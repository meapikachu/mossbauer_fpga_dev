==> flow/design.v <==
package evn_pkg;
typedef struct packed {
  logic swt;   
  logic stp;   
  logic str;   
  logic rst;   
} evn_t;
endpackage: evn_pkg
`timescale 1ns / 1ps
module axi_master #(
  parameter    DW    =  64      ,  
  parameter    AW    =  32      ,  
  parameter    ID    =   0      ,  
  parameter    IW    =   4      ,  
  parameter    LW    =   4      ,  
  parameter    SW    = DW >> 3     
)
(
   input                   axi_clk_i      ,  
   input                   axi_rstn_i     ,  
   output     [   IW-1: 0] axi_awid_o     ,  
   output reg [   AW-1: 0] axi_awaddr_o   ,  
   output reg [   LW-1: 0] axi_awlen_o    ,  
   output     [    3-1: 0] axi_awsize_o   ,  
   output reg [    2-1: 0] axi_awburst_o  ,  
   output     [    2-1: 0] axi_awlock_o   ,  
   output     [    4-1: 0] axi_awcache_o  ,  
   output     [    3-1: 0] axi_awprot_o   ,  
   output reg              axi_awvalid_o  ,  
   input                   axi_awready_i  ,  
   output     [   IW-1: 0] axi_wid_o      ,  
   output reg [   DW-1: 0] axi_wdata_o    ,  
   output reg [   SW-1: 0] axi_wstrb_o    ,  
   output reg              axi_wlast_o    ,  
   output reg              axi_wvalid_o   ,  
   input                   axi_wready_i   ,  
   input      [   IW-1: 0] axi_bid_i      ,  
   input      [    2-1: 0] axi_bresp_i    ,  
   input                   axi_bvalid_i   ,  
   output                  axi_bready_o   ,  
   output     [   IW-1: 0] axi_arid_o     ,  
   output reg [   AW-1: 0] axi_araddr_o   ,  
   output reg [   LW-1: 0] axi_arlen_o    ,  
   output     [    3-1: 0] axi_arsize_o   ,  
   output reg [    2-1: 0] axi_arburst_o  ,  
   output     [    2-1: 0] axi_arlock_o   ,  
   output     [    4-1: 0] axi_arcache_o  ,  
   output     [    3-1: 0] axi_arprot_o   ,  
   output reg              axi_arvalid_o  ,  
   input                   axi_arready_i  ,  
   input      [   IW-1: 0] axi_rid_i      ,  
   input      [   DW-1: 0] axi_rdata_i    ,  
   input      [    2-1: 0] axi_rresp_i    ,  
   input                   axi_rlast_i    ,  
   input                   axi_rvalid_i   ,  
   output reg              axi_rready_o   ,  
   input      [   AW-1: 0] sys_waddr_i    ,  
   input      [   DW-1: 0] sys_wdata_i    ,  
   input      [   SW-1: 0] sys_wsel_i     ,  
   input                   sys_wvalid_i   ,  
   input      [   LW-1: 0] sys_wlen_i     ,  
   input                   sys_wfixed_i   ,  
   output reg              sys_werr_o     ,  
   output reg              sys_wrdy_o     ,  
   input      [   AW-1: 0] sys_raddr_i    ,  
   input                   sys_rvalid_i   ,  
   input      [   SW-1: 0] sys_rsel_i     ,  
   output                  sys_rardy_o    ,  
   input      [   LW-1: 0] sys_rlen_i     ,  
   input                   sys_rfixed_i   ,  
   output reg [   DW-1: 0] sys_rdata_o    ,  
   input                   sys_rrdy_i     ,  
   output reg              sys_rrdy_o     ,  
   output reg              sys_rerr_o        
);
assign axi_awid_o    = ID ;
assign axi_awsize_o  = {(DW==512),1'b1,(DW==64)} ;  
assign axi_awlock_o  = 2'h0   ;  
assign axi_awcache_o = 4'b0011;  
assign axi_awprot_o  = 3'b000 ;  
reg [   LW-1: 0] wr_cnt           ;
reg [    4-1: 0] axi_awwr_pt      ;
reg [    4-1: 0] axi_awrd_pt      ;
reg [    4-1: 0] axi_awfill_lvl   ;
reg [LW+AW  : 0] axi_awfifo[15:0] ;   
reg              awdata_in_reg    ;
wire axi_wlast ;
wire axi_wpush ;
wire axi_awpop  = (!awdata_in_reg || axi_awready_i) && |axi_awfill_lvl ;
wire axi_awpush = sys_wvalid_i && sys_wrdy_o && !wr_cnt ;
always @ (posedge axi_clk_i)
begin
   if (!axi_rstn_i) begin
      axi_awwr_pt <= 4'h0 ;
   end
   else if (axi_awpush) begin
      axi_awfifo[axi_awwr_pt] <= {!sys_wfixed_i,sys_wlen_i,sys_waddr_i} ;
      axi_awwr_pt             <= axi_awwr_pt + 4'h1                     ;
   end
end
always @ (posedge axi_clk_i)
begin
   if (!axi_rstn_i) begin
      axi_awrd_pt   <= 'h0 ;
      axi_awburst_o <= 'h0 ;
   end
   else begin
      if (axi_awpop) begin
         {axi_awburst_o[0],axi_awlen_o,axi_awaddr_o} <= axi_awfifo[axi_awrd_pt] ;
         axi_awrd_pt                                 <= axi_awrd_pt + 4'h1      ;
      end
      else if (axi_awready_i && axi_awvalid_o) begin
         {axi_awburst_o[0],axi_awlen_o,axi_awaddr_o} <= {1 + 4 + AW{1'h0}} ;
      end
   end
end
always @(posedge axi_clk_i)
begin
    if (!axi_rstn_i) begin
       axi_awvalid_o  <= 1'b0 ;
       axi_awfill_lvl <= 4'h0 ;
       awdata_in_reg  <= 1'b0 ;
    end
    else begin
      if (axi_awpop)
         axi_awvalid_o <= 1'b1 ;
      else if (axi_awready_i && axi_awvalid_o)
         axi_awvalid_o <= 1'b0 ;
      if (axi_awpush && !axi_awpop)
         axi_awfill_lvl <= axi_awfill_lvl + 4'h1 ;
      else if (!axi_awpush && axi_awpop)
         axi_awfill_lvl <= axi_awfill_lvl - 4'h1 ;
      if (axi_awpop)
         awdata_in_reg <= 1'b1 ;
      else if (axi_awready_i && axi_awvalid_o)
         awdata_in_reg <= 1'b0 ;
    end
end
assign axi_wid_o  = ID ;
reg [    4-1: 0] axi_wwr_pt      ;
reg [    4-1: 0] axi_wrd_pt      ;
reg [    4-1: 0] axi_wfill_lvl   ;
reg [SW + DW: 0] axi_wfifo[15:0] ;   
reg              wdata_in_reg    ;
wire axi_wpop = (!wdata_in_reg || axi_wready_i) && |axi_wfill_lvl  ;
assign axi_wpush = sys_wvalid_i && sys_wrdy_o                          ;
assign axi_wlast = ((!sys_wlen_i && sys_wvalid_i) || (wr_cnt == 'h1)) ;
always @ (posedge axi_clk_i)
begin
   if (!axi_rstn_i) begin
      axi_wwr_pt  <= 4'h0 ;
      axi_wrd_pt  <= 4'h0 ;
      axi_wlast_o <= 1'b0 ;
      axi_wstrb_o <=  'h0 ;
   end
   else begin
      if (axi_wpush) begin
         axi_wfifo[axi_wwr_pt] <= {axi_wlast,sys_wsel_i,sys_wdata_i} ;
         axi_wwr_pt            <= axi_wwr_pt + 4'h1                  ;
      end
      if (axi_wpop) begin
         {axi_wlast_o,axi_wstrb_o,axi_wdata_o} <= axi_wfifo[axi_wrd_pt] ;
         axi_wrd_pt                            <= axi_wrd_pt + 4'h1     ;
      end
      else if (axi_wready_i && axi_wvalid_o) begin
          {axi_wlast_o,axi_wstrb_o,axi_wdata_o} <= {1 + SW + DW{1'h0}} ;
      end
   end
end
always @(posedge axi_clk_i)
begin
   if (!axi_rstn_i) begin
      axi_wvalid_o  <= 1'b0 ;
      sys_wrdy_o    <= 1'b0 ;
      axi_wfill_lvl <= 4'h0 ;
   end
   else begin
      if (axi_wpop)
         axi_wvalid_o <= 1'b1 ;
      else if (axi_wready_i && axi_wvalid_o)
         axi_wvalid_o <= 1'b0 ;
      if (axi_wpush && !axi_wpop)
         axi_wfill_lvl <= axi_wfill_lvl + 4'h1 ;
      else if (!axi_wpush && axi_wpop)
         axi_wfill_lvl <= axi_wfill_lvl - 4'h1 ;
      sys_wrdy_o <= ~&axi_wfill_lvl[3:1] && ~&axi_awfill_lvl[3:1]; 
   end
end
always @(posedge axi_clk_i)
begin
   if (!axi_rstn_i) begin
      wdata_in_reg <= 'h0 ;
      wr_cnt       <= 'h0 ;
   end
   else begin
      if (axi_wpop)
         wdata_in_reg <= 1'b1 ;
      else if (axi_wready_i && axi_wvalid_o)
         wdata_in_reg <= 1'b0 ;
      if (sys_wvalid_i && sys_wrdy_o && !wr_cnt)
         wr_cnt <= sys_wlen_i ;
      else if (axi_wpush && wr_cnt)
         wr_cnt <= wr_cnt - 'h1 ;
   end
end
assign axi_bready_o = 'h1 ;
always @(posedge axi_clk_i)
begin
   if (!axi_rstn_i)
      sys_werr_o <= 1'b0 ;
   else
      sys_werr_o <= axi_bvalid_i && (axi_bresp_i == 2'h2) ;
end
assign axi_arid_o    = ID ;
assign axi_arsize_o  = {(DW==512),1'b1,(DW==64)} ;  
assign axi_arlock_o  = 2'h0   ;  
assign axi_arcache_o = 4'b0011;  
assign axi_arprot_o  = 3'b010 ;  
reg [LW-1: 0] rd_cnt  ;  
reg           nxt_burst_rdy;
always @(posedge axi_clk_i)
begin
   if (!axi_rstn_i) begin
      nxt_burst_rdy <= 1'b1 ;
      rd_cnt        <=  'h0 ;
   end
   else begin
      if (!rd_cnt && sys_rrdy_o && sys_rrdy_i)
         nxt_burst_rdy <= 1'b1 ;
      else if (sys_rvalid_i)
         nxt_burst_rdy <= 1'b0 ;
      if (sys_rvalid_i && nxt_burst_rdy)
         rd_cnt <= sys_rlen_i ;
      else if (sys_rrdy_i && sys_rrdy_o && rd_cnt)
         rd_cnt <= rd_cnt - 'h1 ;
   end
end
always @(posedge axi_clk_i)
begin
   if (!axi_rstn_i) begin
      axi_arvalid_o  <= 'h0 ;
      axi_arburst_o  <= 'h0 ;
   end
   else begin
      if (sys_rvalid_i && nxt_burst_rdy) begin
         axi_arvalid_o  <= 'h1           ;
         axi_arlen_o    <= sys_rlen_i    ;
         axi_araddr_o   <= sys_raddr_i   ;
         axi_arburst_o  <= !sys_rfixed_i ;
      end
      else if (axi_arready_i) begin
         axi_arvalid_o  <= 'h0 ;
      end
   end
end
reg [ 4-1: 0] axi_rwr_pt      ,
              axi_rrd_pt      ;
reg [ 4-1: 0] axi_rfill_lvl   ;
reg [DW-1: 0] axi_rfifo[15:0] ;   
reg           rdata_in_reg    ;
wire axi_rpush = axi_rvalid_i && axi_rready_o ;
wire axi_rpop  = (!rdata_in_reg || sys_rrdy_i) && |axi_rfill_lvl ;
always @(posedge axi_clk_i)
begin
   if (!axi_rstn_i) begin
      axi_rwr_pt <= 4'h0 ;
      axi_rrd_pt <= 4'h0 ;
   end
   else begin
      if (axi_rpush) begin
         axi_rfifo[axi_rwr_pt] <= axi_rdata_i         ;
         axi_rwr_pt            <= axi_rwr_pt + 4'h1   ;
      end
      if (axi_rpop) begin
         sys_rdata_o <= axi_rfifo[axi_rrd_pt]  ;
         axi_rrd_pt <= axi_rrd_pt + 4'h1       ;
      end
   end
end
always @(posedge axi_clk_i)
begin
   if (!axi_rstn_i) begin
      sys_rrdy_o <= 1'b0 ;
      sys_rerr_o <= 1'b0 ;
   end
   else begin
      if (axi_rpop)
         sys_rrdy_o <= 1'b1 ;
      else if (sys_rrdy_o && sys_rrdy_i)
         sys_rrdy_o <= 1'b0 ;
      sys_rerr_o <= axi_rvalid_i && (axi_rresp_i == 2'h2) ;
   end
end
always @(posedge axi_clk_i)
begin
   if (!axi_rstn_i) begin
      axi_rfill_lvl <= 4'h0 ;
      axi_rready_o  <= 1'h1 ;
   end
   else begin
      if (axi_rpush && !axi_rpop)
         axi_rfill_lvl <= axi_rfill_lvl + 4'h1 ;
      else if (!axi_rpush && axi_rpop)
         axi_rfill_lvl <= axi_rfill_lvl - 4'h1 ;
      axi_rready_o <= ~&axi_rfill_lvl[3:1] ;
   end
end
always @(posedge axi_clk_i)
begin
   if (!axi_rstn_i) begin
      rdata_in_reg <= 'h0 ;
   end
   else begin
      if (axi_rpop) begin
         rdata_in_reg <= 1'b1 ;
      end
      else if (sys_rrdy_o && sys_rrdy_i) begin
         rdata_in_reg <= 1'b0 ;
      end
   end
end
assign sys_rardy_o = axi_arready_i ;
endmodule  
# Step by step through the tools: axi_master
# Tool output for the design above, in the order of the flow.
# Line numbers count from 1 in the design file above.
# Library cell names are shortened.
# A cell with - has no value.
# inputs
top	axi_master
clock_port	axi_clk_i
library	sky130hd
corner	tt_025C_1v80

# Word level
# Counts by Yosys on the flattened word-level netlist (proc, flatten, opt, wreduce; memories kept). Print and check cells are left out. Cells with the same type and inputs are merged into one.
# Memory sizes are those after Yosys's memory passes, which may raise the word count (mostly to a power of two), join words into wider ones and drop unused or constant bits.
# word_totals
mem_bits_rw	2784
clocked_rd_ports_x_width	174
memories	3
ff_bits	200
input_bits	241
# mem_list
name	words	width	read_ports	wr	line_no	rtl
axi_wfifo	16	73	1	1	143	reg [SW + DW: 0] axi_wfifo[15:0] ;
axi_rfifo	16	64	1	1	259	reg [DW-1: 0] axi_rfifo[15:0] ;
axi_awfifo	16	37	1	1	85	reg [LW+AW  : 0] axi_awfifo[15:0] ;
# classes
eq_ne	3
reduce_and_logical	65
n_mux	50
n_logic	1
n_addsub	14
# ops
op	count
64-bit two-way mux	4
73-bit two-way mux	2
4-bit two-way mux	22
37-bit two-way mux	2
32-bit two-way mux	2
4-bit by 1-bit adder with 4-bit output with constant B	9
1-bit logical AND	22
4-bit by 1-bit subtractor with 4-bit output with constant B	5
2-bit nonzero test	9
1-bit two-way mux	16
8-bit two-way mux	2
1-bit zero test	14
4-bit zero test	3
4-bit OR reduction	3
3-bit AND reduction	3
1-bit by 4-bit logical AND with 1-bit output	2
2-bit AND reduction	4
1-bit logical OR	4
2-bit equality test with constant B	2
4-bit by 1-bit equality test with 1-bit output with constant B	1
2-bit OR reduction	1
1-bit NOT	1

# Depth
# Yosys ltp: most cells in a row. Word level: on the elaborated netlist, between registers, memories and ports. Mapped: between sequential cells and ports; inverters and the memories' decode and read muxes count.
# logic_depth
ltp_word	6
abc_area	0
depth_mapped	11
depth_no_buf	11

# Netlist
# Source: synth_stat.txt of the flow (Yosys; design flattened, memories mapped). It holds for the ABC_AREA given above (unset counts as 0); a run with the other value may have another netlist.
# The area totals of this step are shown rounded.
# by_type
cell	count
edfxtp_1	2984
mux4_2	757
mux2i_1	187
dfxtp_1	72
a211oi_1	74
buf_4	70
buf_2	97
o22ai_1	65
ha_1	29
nor2_1	94
clkbuf_1	92
nor2b_1	38
buf_6	15
mux2_2	13
nand2_1	34
xor2_1	14
xnor2_1	12
a21oi_1	20
# Not listed: further types 35, cells in them 149.
# synth_totals
buf_cells	287
ffs	3056
cells	4816
yosys_area_um2	110000

# Timing after synthesis
# Source: OpenSTA report_checks on the synthesized netlist (no wires, ideal clock, input and output delay 20% of the period each), path of least setup slack; recovery checks are left aside. Register names are those of the netlist, which keeps one name where synthesis merged equal registers.
# synth_timing
path_kind	in2reg
startpoint	input port axi_rstn_i
endpoint	memory axi_wfifo[2][0]
in_delay_ps	1414
arrival_ps	6691
slack_ps	-215
path_delay_ps	5871
stages	3
t_first_pin_ps	1414
period_ps	7070
n_path_buf	0
synth_period_reached_ps	7285
# "path_delay_ps" = arrival - input delay + setup time.
# "stages" counts driving pins, that of a launching flip-flop among them; a cell with two outputs on the path counts twice.
# "synth_period_reached_ps" = period - worst setup slack (recovery checks aside). The figure is calculated, with input and output delays left at 20% of the set period.
# Between the ends stands the longest chain of elaborated cells between them, by number of cells; it is not shown to be the way that was timed. Of several equally long chains one is given.
# Each line given opens the expression or statement behind the cell; cells for indexed reads and writes are added by Yosys, which also makes memories of some case tables.
# Only ways into the end's enable, where the timed path ends, are counted here.
# synth_via
path_cell_list	and3_1 > nand2_1 > nor3_1
elab_chain_cells	1
cone_cells	2
# synth_lines
element	line_no	rtl
start, declared	20	input                   axi_rstn_i     ,
4-bit two-way mux	150	if (!axi_rstn_i) begin
end, declared	143	reg [SW + DW: 0] axi_wfifo[15:0] ;

# Timing after layout
# From the final timing report of entry A: the path of least setup slack in the routed layout; clock arrival at registers is part of the times.
# The path's times are printed in steps of 10 ps; the period is the one set.
# layout_timing
path_kind	in2out
startpoint	input port axi_arready_i
endpoint	output port sys_rardy_o
period_ps	8530
t_first_pin_ps	1710
in_delay_ps	1710
out_delay_ps	1710
slack_ps	4090
arrival_ps	2740
n_path_buf	2
stages	2
# layout_via
path_cell_list	clkdlybuf4s50_1 > clkdlybuf4s50_1
elab_chain_cells	0
cone_cells	0
# layout_lines
element	line_no	rtl
start, declared	50	input                   axi_arready_i  ,
end, declared	68	output                  sys_rardy_o    ,

Stored flow runs of axi_master (2 of them; Yosys, OpenROAD, sky130hd). They differ in their settings and are not a sequence. Constraints: input delay and output delay 20% of the set period each, output load 0.01 pF.
By "clock_period_reached_ps" is meant the clock period of the run minus its worst setup slack. This is arithmetic on one report: input and output delays are still those of the set period (20% each).
"worst_path_ps": the worst setup path's part of the clock period (all of it between registers, 20% less for each end at a port) less its slack. A launch clock that arrives late makes it longer, a capture clock that arrives late makes it shorter.
"worst_path_ps" is given in steps of 10 ps.
Results are given in rounded form.

Entry A, flow files:
==> flow/run.sh <==
#!/bin/bash
# the make line also repeats the synthesis and layout settings of config.mk as NAME=value (left out here)
make -C /OpenROAD-flow-scripts/flow DESIGN_CONFIG=/design/flow/config.mk WORK_HOME=/design/flow/orfs CLKGATE_MAP_FILE= finish
==> flow/config.mk <==
export PLATFORM = sky130hd
export DESIGN_NAME = axi_master
export DESIGN_NICKNAME = axi_master
export VERILOG_FILES = /design/flow/design.v
export SDC_FILE = /design/flow/constraint.sdc
export NUM_CORES = 4
export LEC_CHECK = 0
export CAP_MARGIN = 20
export CORE_MARGIN = 2
export CORE_UTILIZATION = 40
export SLEW_MARGIN = 20
==> flow/constraint.sdc <==
create_clock -name core_clock -period 8.53 [get_ports {axi_clk_i}]
set_input_delay 1.7060 -clock core_clock [delete_from_list [all_inputs] [get_ports {axi_clk_i}]]
set_output_delay 1.7060 -clock core_clock [all_outputs]
set_load 0.01 [all_outputs]

==> results of entry A, as CSV <==
result,value
worst_path_ps,1030
critical_path_kind,"in2out"
post_synth_area_um2,110000
final_die_area_um2,290000
clock_period_reached_ps,4441
fin_ws_ps,4100
final_stdcell_area_um2,130000
hold_worst_slack_ps,380

Entry B, flow files:
==> flow/run.sh <==
#!/bin/bash
# the make line also repeats the synthesis and layout settings of config.mk as NAME=value (left out here)
make -C /OpenROAD-flow-scripts/flow DESIGN_CONFIG=/design/flow/config.mk WORK_HOME=/design/flow/orfs CLKGATE_MAP_FILE= finish
==> flow/config.mk <==
export PLATFORM = sky130hd
export DESIGN_NAME = axi_master
export DESIGN_NICKNAME = axi_master
export VERILOG_FILES = /design/flow/design.v
export SDC_FILE = /design/flow/constraint.sdc
export NUM_CORES = 4
export LEC_CHECK = 0
export ABC_AREA = 0
export CAP_MARGIN = 20
export CELL_PAD_IN_SITES_GLOBAL_PLACEMENT = 3
export CORE_MARGIN = 2
export CORE_UTILIZATION = 64
export CTS_CLUSTER_DIAMETER = 36
export CTS_CLUSTER_SIZE = 11
export GPL_TIMING_DRIVEN = 0
export PLACE_DENSITY_LB_ADDON = 0.16
export SLEW_MARGIN = 20
==> flow/constraint.sdc <==
create_clock -name core_clock -period 12.1 [get_ports {axi_clk_i}]
set_input_delay 2.4200 -clock core_clock [delete_from_list [all_inputs] [get_ports {axi_clk_i}]]
set_output_delay 2.4200 -clock core_clock [all_outputs]
set_load 0.01 [all_outputs]

==> results of entry B, as CSV <==
result,value
worst_path_ps,1190
critical_path_kind,"in2out"
post_synth_area_um2,110000
final_die_area_um2,180000
clock_period_reached_ps,6026
fin_ws_ps,6100
final_stdcell_area_um2,140000
hold_worst_slack_ps,430
